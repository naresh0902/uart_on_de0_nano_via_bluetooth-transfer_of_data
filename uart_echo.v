==> flow/design.v <==
module uart_echo (
  input  wire clk,
  input  wire rst_n,
  input  wire rx,
  output wire tx
);
  wire [7:0] rx_data;
  wire rx_done;
  reg  tx_start;
  reg  [7:0] tx_data;
  uart_rx RX (
    .clk(clk),
    .reset_n(rst_n),
    .rx(rx),
    .rx_msg(rx_data),
    .rx_complete(rx_done)
  );
  uart_tx TX (
    .clk(clk),
    .reset_n(rst_n),
    .tx_start(tx_start),
    .data(tx_data),
    .tx(tx)
  );
  always @(posedge clk or negedge rst_n) begin
    if (!rst_n) begin
      tx_start <= 0;
      tx_data <= 0;
    end else begin
      if (rx_done) begin
        tx_data <= rx_data;   
        tx_start <= 1;        
      end else begin
        tx_start <= 0;        
      end
    end
  end
endmodule
module uart_rx (
  input wire clk,     
  input wire reset_n,   
  input wire rx,      
  output reg [7:0] rx_msg,
  output reg rx_complete
);
  localparam integer CLKS_PER_BIT = 434;
  localparam integer HALF_BIT  = CLKS_PER_BIT / 2;
  localparam IDLE = 2'd0;
  localparam START = 2'd1;
  localparam DATA = 2'd2;
  localparam STOP = 2'd3;
  reg [1:0] state;
  reg [8:0] clk_cnt;
  reg [2:0] bit_idx;
  reg [7:0] rx_shift;
  reg rx_ff1, rx_ff2;
  always @(posedge clk) begin
    rx_ff1 <= rx;
    rx_ff2 <= rx_ff1;
  end
  wire rx_reg = rx_ff2;
  always @(posedge clk or negedge reset_n) begin
    if (!reset_n) begin
      state   <= IDLE;
      clk_cnt  <= 0;
      bit_idx  <= 0;
      rx_shift  <= 0;
      rx_msg   <= 0;
      rx_complete <= 0;
    end else begin
      case (state)
        IDLE: begin
          rx_complete <= 1'b0;
          clk_cnt  <= 0;
          bit_idx  <= 0;
          if (rx_reg == 1'b0)    
            state <= START;
        end
        START: begin
          if (clk_cnt == HALF_BIT) begin
            if (rx_reg == 1'b0) begin
              clk_cnt <= 0;
              state <= DATA;
            end else begin
              state <= IDLE;  
            end
          end else
            clk_cnt <= clk_cnt + 1;
        end
        DATA: begin
          if (clk_cnt == CLKS_PER_BIT-1) begin
            clk_cnt <= 0;
            rx_shift <= {rx_reg, rx_shift[7:1]};
            if (bit_idx == 3'd7) begin
              bit_idx <= 0;
              state <= STOP;
            end else
              bit_idx <= bit_idx + 1;
          end else
            clk_cnt <= clk_cnt + 1;
        end
        STOP: begin
          if (clk_cnt == CLKS_PER_BIT-1) begin
            clk_cnt <= 0;
            if (rx_reg == 1'b1) begin
              rx_msg   <= rx_shift;
              rx_complete <= 1'b1;  
            end
            state <= IDLE;
          end else
            clk_cnt <= clk_cnt + 1;
        end
      endcase
    end
  end
endmodule
module uart_tx (
    input  wire clk,         
    input  wire reset_n,     
    input  wire tx_start,
    input  wire [7:0] data,
    output reg  tx,
    output reg  tx_done
);
localparam integer CLKS_PER_BIT = 434;
localparam IDLE = 0, START = 1, DATA = 2, STOP = 3;
reg [1:0] state;
reg [8:0] clk_cnt;
reg [2:0] bit_idx;
reg [7:0] data_buffer;  
always @(posedge clk or negedge reset_n) begin
  if (!reset_n) begin
    state   <= IDLE;
    tx     <= 1'b1;
    tx_done  <= 1'b0;
    clk_cnt  <= 0;
    bit_idx  <= 0;
    data_buffer <= 8'd0;
  end else begin
    case (state)
      IDLE: begin
        tx   <= 1'b1;
        tx_done <= 1'b0;
        clk_cnt <= 0;
        bit_idx <= 0;
        if (tx_start) begin
          data_buffer <= data;
          state   <= START;
        end
      end
      START: begin
        tx   <= 1'b0;
        tx_done <= 1'b0;
        if (clk_cnt == CLKS_PER_BIT-1) begin
          clk_cnt <= 0;
          state <= DATA;
        end else clk_cnt <= clk_cnt + 1;
      end
      DATA: begin
        tx <= data_buffer[bit_idx];
        if (clk_cnt == CLKS_PER_BIT-1) begin
          clk_cnt <= 0;
          if (bit_idx == 7) state <= STOP;
          else bit_idx <= bit_idx + 1;
        end else clk_cnt <= clk_cnt + 1;
      end
      STOP: begin
        tx <= 1'b1;
        if (clk_cnt == CLKS_PER_BIT-1) begin
          clk_cnt <= 0;
          bit_idx <= 0;    
          tx_done <= 1'b1;
          state <= IDLE;
        end else clk_cnt <= clk_cnt + 1;
      end
    endcase
  end
end
endmodule
[Tool chain data of uart_echo]
Tool output for the design above, in the order of the flow.
Lines are those of the file above, counted from 1.
Operators: Yosys type, input widths -> output width; for muxes data width and select width s.
Not given: -
Set-up
  top: uart_echo
  clock port: clk
  cell library: sky130hd
  timing corner: tt_025C_1v80

[After elaboration]
Yosys after proc, flatten, opt, wreduce and memory -nomap, before mapping. Memory bits, and registers merged into a memory's read port (data or address), are not among the register bits. Print and check cells are not counted. Equal cells are merged and count once.
Operators by class
  add/sub/neg operators: 4
  equal/unequal tests: 24
  shift-type cells: 1
  multiplexer cells: 31
  reductions and logical operators: 19
Operators by type and width (number)
  $mux 9: 4
  $pmux 9 s3: 1
  $mux 2: 11
  $ne 2x1->1 const B: 9
  $add 9x1->9 const B: 2
  $eq 9x9->1 const B: 2
  $pmux 9 s2: 1
  $pmux 2 s4: 2
  $mux 3: 5
  $reduce_and 6->1: 2
  $eq 9x8->1 const B: 1
  $pmux 3 s3: 1
  $eq 2x2->1 const B: 4
  $reduce_and 2->1: 4
  $reduce_bool 4->1: 2
  $shiftx 8x3->1: 1
  $ne 2x2->1 const B: 3
  $add 3x1->3 const B: 2
  $eq 3x3->1 const B: 2
  $reduce_and 3->1: 2
  $pmux 3 s2: 1
  $eq 2x1->1 const B: 2
  $logic_not 2->1: 2
  $reduce_bool 2->1: 2
  $reduce_or 2->1: 2
  $reduce_and 4->1: 1
  $ne 3x3->1 const B: 1
  $reduce_bool 3->1: 1
Other operator kinds: 4; their cells: 6.
Word-level totals
  flip-flop bits (word level): 65
  bits of input ports: 3
  output and inout port bits: 1
  elaborated cells: 94

[Longest topological paths]
Depth = most cells in a row (Yosys ltp): at word level without a register or memory, in the mapped netlist without a sequential cell, where the memories' decode and read muxes count.
Depth
  word-level depth: 4
  ABC_AREA: 1
  mapped depth: 10
  depth with buffers taken out: 10

[After synthesis]
Yosys stat after the flow's synthesis: flattened, memories mapped to cells. It holds for the ABC_AREA given above (unset counts as 0); a run with the other value may have another netlist.
Totals and module areas in this step are rounded.
Cells by type
  sky130_fd_sc_hd__dfrtp_1: number 64, area in all 1.6E+03 sq um
  sky130_fd_sc_hd__nand2_1: number 115, area in all 431.664 sq um
  sky130_fd_sc_hd__inv_1: number 55, area in all 206.448 sq um
  sky130_fd_sc_hd__o21ai_0: number 31, area in all 155.149 sq um
  sky130_fd_sc_hd__o21ai_2: number 16, area in all 140.134 sq um
  sky130_fd_sc_hd__nand3_1: number 26, area in all 130.125 sq um
  sky130_fd_sc_hd__nor2_1: number 32, area in all 120.115 sq um
  sky130_fd_sc_hd__ha_1: number 8, area in all 100.096 sq um
  sky130_fd_sc_hd__dfstp_2: number 3, area in all 78.826 sq um
  sky130_fd_sc_hd__dfxtp_1: number 2, area in all 40.038 sq um
  sky130_fd_sc_hd__nand4_1: number 6, area in all 37.536 sq um
  sky130_fd_sc_hd__buf_6: number 3, area in all 33.782 sq um
  sky130_fd_sc_hd__nand3b_1: number 4, area in all 30.029 sq um
  sky130_fd_sc_hd__nor3_1: number 6, area in all 30.029 sq um
  sky130_fd_sc_hd__a21oi_1: number 5, area in all 25.024 sq um
  sky130_fd_sc_hd__nand2_2: number 4, area in all 25.024 sq um
  sky130_fd_sc_hd__nand3_4: number 1, area in all 17.517 sq um
  sky130_fd_sc_hd__o22ai_1: number 2, area in all 12.512 sq um
Not listed: further types 10, cells in them 12.
Mapped netlist
  cell count: 395
  mapped area: 0.003292 sq mm
  area of sequential cells: 0.00172 sq mm
  flip-flops: 69
  buffer cells: 6

[Timing after synthesis]
OpenSTA on the mapped netlist: ideal clock, no wires. The path of least setup slack (recovery checks aside). Input and output delay are each 20% of the period. Register names are those of the netlist, which keeps one name where synthesis merged equal registers.
Timing path post-synthesis
  kind: reg2reg
  from: register RX.clk_cnt[1]
  to: register RX.rx_msg[3]
  period: 2.21 ns
  setup time: 0.118 ns
  time at the first pin: 0.000 ns
  data arrival time: 1.349 ns
  required time: 2.092 ns
  slack: 0.743 ns
  path delay: 1.467 ns
  driving pins on the path: 11
  buffers on the path: 1
  synthesis period reached: 1.467 ns
"path delay" is the arrival time less input delay plus setup time.
"driving pins on the path" counts driving pins, that of a launching flip-flop among them; a cell with two outputs on the path counts twice.
"synthesis period reached" = period - worst setup slack (recovery checks aside). The figure is calculated, with input and output delays left at 20% of the set period.
The rows between start and end are the longest chain of elaborated cells between them; the timing report does not say that the signal goes this way. Where chains are equally long, one stands for them.
A line is the first line of the expression or statement that the cell stems from. Yosys adds cells for indexed reads and writes and turns some case tables into memories.
At most two assigning lines are given for a register; there are more.
Between the ends, post-synthesis
  path through: sky130_fd_sc_hd__dfrtp_1 sky130_fd_sc_hd__inv_1 sky130_fd_sc_hd__ha_1 sky130_fd_sc_hd__nand2_1 sky130_fd_sc_hd__nor2_2 sky130_fd_sc_hd__nand2_2 sky130_fd_sc_hd__inv_4 sky130_fd_sc_hd__nand3_4 sky130_fd_sc_hd__buf_6 sky130_fd_sc_hd__nand2_1 sky130_fd_sc_hd__o21ai_2
  length of the longest elaborated chain: 2
  elaborated cells between the ends (all ways): 2
  classes of those cells: eq/ne (1); reduce/logical (1)
RTL lines, path post-synthesis
  from (decl): RTL line 53  | reg [8:0] clk_cnt;
  from (assign): RTL line 88  | clk_cnt <= clk_cnt + 1;
  from (assign): RTL line 100  | clk_cnt <= clk_cnt + 1;
  $eq 9x9->1: RTL line 103  | if (clk_cnt == CLKS_PER_BIT-1) begin
  $reduce_and 3->1
  to (assign): RTL line 68  | rx_msg   <= 0;
  to (assign): RTL line 106  | rx_msg   <= rx_shift;
  to (decl): RTL line 43  | output reg [7:0] rx_msg,

[Path in the finished layout]
From the final timing report of record 1: the path of least setup slack in the routed layout; clock arrival at registers is part of the times.
Timing path post-layout
  kind: reg2out
  from: register TX.tx
  to: output tx
  period: 2.67 ns
  external output delay: 0.53 ns
  time at the first pin: 0.34 ns
  data arrival time: 1.38 ns
  required time: 2.14 ns
  slack: 0.76 ns
  driving pins on the path: 2
  buffers on the path: 1
At most two assigning lines are given for a register; there are more.
Between the ends, post-layout
  path through: sky130_fd_sc_hd__dfstp_2 sky130_fd_sc_hd__clkdlybuf4s50_1
  length of the longest elaborated chain: 0
  elaborated cells between the ends (all ways): 0
  RTL lines with such cells: 0
RTL lines, path post-layout
  from (decl): RTL line 122  | output reg  tx,
  from (assign): RTL line 134  | tx     <= 1'b1;
  from (assign): RTL line 160  | tx <= data_buffer[bit_idx];
  to (decl): RTL line 5  | output wire tx

Module uart_echo, platform sky130hd: 2 stored runs of the flow (Yosys, OpenROAD) with differing settings, in no particular order. Input and output delays are each 20% of the period that was set; the output load is 0.01 pF.
"achieved clock period" means the clock period less the worst setup slack. The figure is calculated, with input and output delays left at 20% of the set period.
"power" is the tool's figure for a default switching activity; nothing was simulated.
Values from the reports are rounded here.

Record 1
==> flow/run.sh <==
#!/bin/bash
# the make line also repeats the synthesis and layout settings of config.mk as NAME=value (left out here)
make -C /OpenROAD-flow-scripts/flow DESIGN_CONFIG=/design/flow/config.mk WORK_HOME=/design/flow/orfs CLKGATE_MAP_FILE= finish
==> flow/config.mk <==
export PLATFORM = sky130hd
export DESIGN_NAME = uart_echo
export DESIGN_NICKNAME = uart_echo
export VERILOG_FILES = /design/flow/design.v
export SDC_FILE = /design/flow/constraint.sdc
export NUM_CORES = 4
export LEC_CHECK = 0
export ABC_AREA = 1
export CAP_MARGIN = 20
export CELL_PAD_IN_SITES_DETAIL_PLACEMENT = 2
export CELL_PAD_IN_SITES_GLOBAL_PLACEMENT = 3
export CORE_MARGIN = 2
export CORE_UTILIZATION = 35
export GPL_ROUTABILITY_DRIVEN = 0
export GPL_TIMING_DRIVEN = 1
export MAX_ROUTING_LAYER = met5
export PLACE_DENSITY_LB_ADDON = 0.17
export SETUP_SLACK_MARGIN = 0.11
export SLEW_MARGIN = 5
==> flow/constraint.sdc <==
create_clock -name core_clock -period 2.67 [get_ports {clk}]
set_input_delay 0.5340 -clock core_clock [delete_from_list [all_inputs] [get_ports {clk}]]
set_output_delay 0.5340 -clock core_clock [all_outputs]
set_load 0.01 [all_outputs]

==> results of record 1 <==
chip area after synthesis (Yosys): 0.003292 sq mm
die area: 0.0102 sq mm
standard-cell area of the final layout: 0.003637 sq mm
utilization: 39.6%
worst setup slack after layout: 0.760 ns
total negative slack: 0.000 ns
power: 1943 µW
achieved clock period: 1.910 ns

Record 2
==> flow/run.sh <==
#!/bin/bash
# the make line also repeats the synthesis and layout settings of config.mk as NAME=value (left out here)
make -C /OpenROAD-flow-scripts/flow DESIGN_CONFIG=/design/flow/config.mk WORK_HOME=/design/flow/orfs CLKGATE_MAP_FILE= finish
==> flow/config.mk <==
export PLATFORM = sky130hd
export DESIGN_NAME = uart_echo
export DESIGN_NICKNAME = uart_echo
export VERILOG_FILES = /design/flow/design.v
export SDC_FILE = /design/flow/constraint.sdc
export NUM_CORES = 4
export LEC_CHECK = 0
export ABC_AREA = 0
export CAP_MARGIN = 20
export CELL_PAD_IN_SITES_GLOBAL_PLACEMENT = 1
export CORE_MARGIN = 2
export CORE_UTILIZATION = 50
export GPL_ROUTABILITY_DRIVEN = 0
export GPL_TIMING_DRIVEN = 0
export MAX_ROUTING_LAYER = met4
export MIN_ROUTING_LAYER = met2
export PLACE_DENSITY_LB_ADDON = 0.29
export SETUP_SLACK_MARGIN = 0.13
export SLEW_MARGIN = 20
export TNS_END_PERCENT = 70
==> flow/constraint.sdc <==
create_clock -name core_clock -period 1.42 [get_ports {clk}]
set_input_delay 0.2840 -clock core_clock [delete_from_list [all_inputs] [get_ports {clk}]]
set_output_delay 0.2840 -clock core_clock [all_outputs]
set_load 0.01 [all_outputs]

==> results of record 2 <==
chip area after synthesis (Yosys): 0.003154 sq mm
die area: 0.00696 sq mm
standard-cell area of the final layout: 0.004131 sq mm
utilization: 68.6%
worst setup slack after layout: -0.412 ns
total negative slack: -12.05 ns
power: 4011 µW
achieved clock period: 1.832 ns
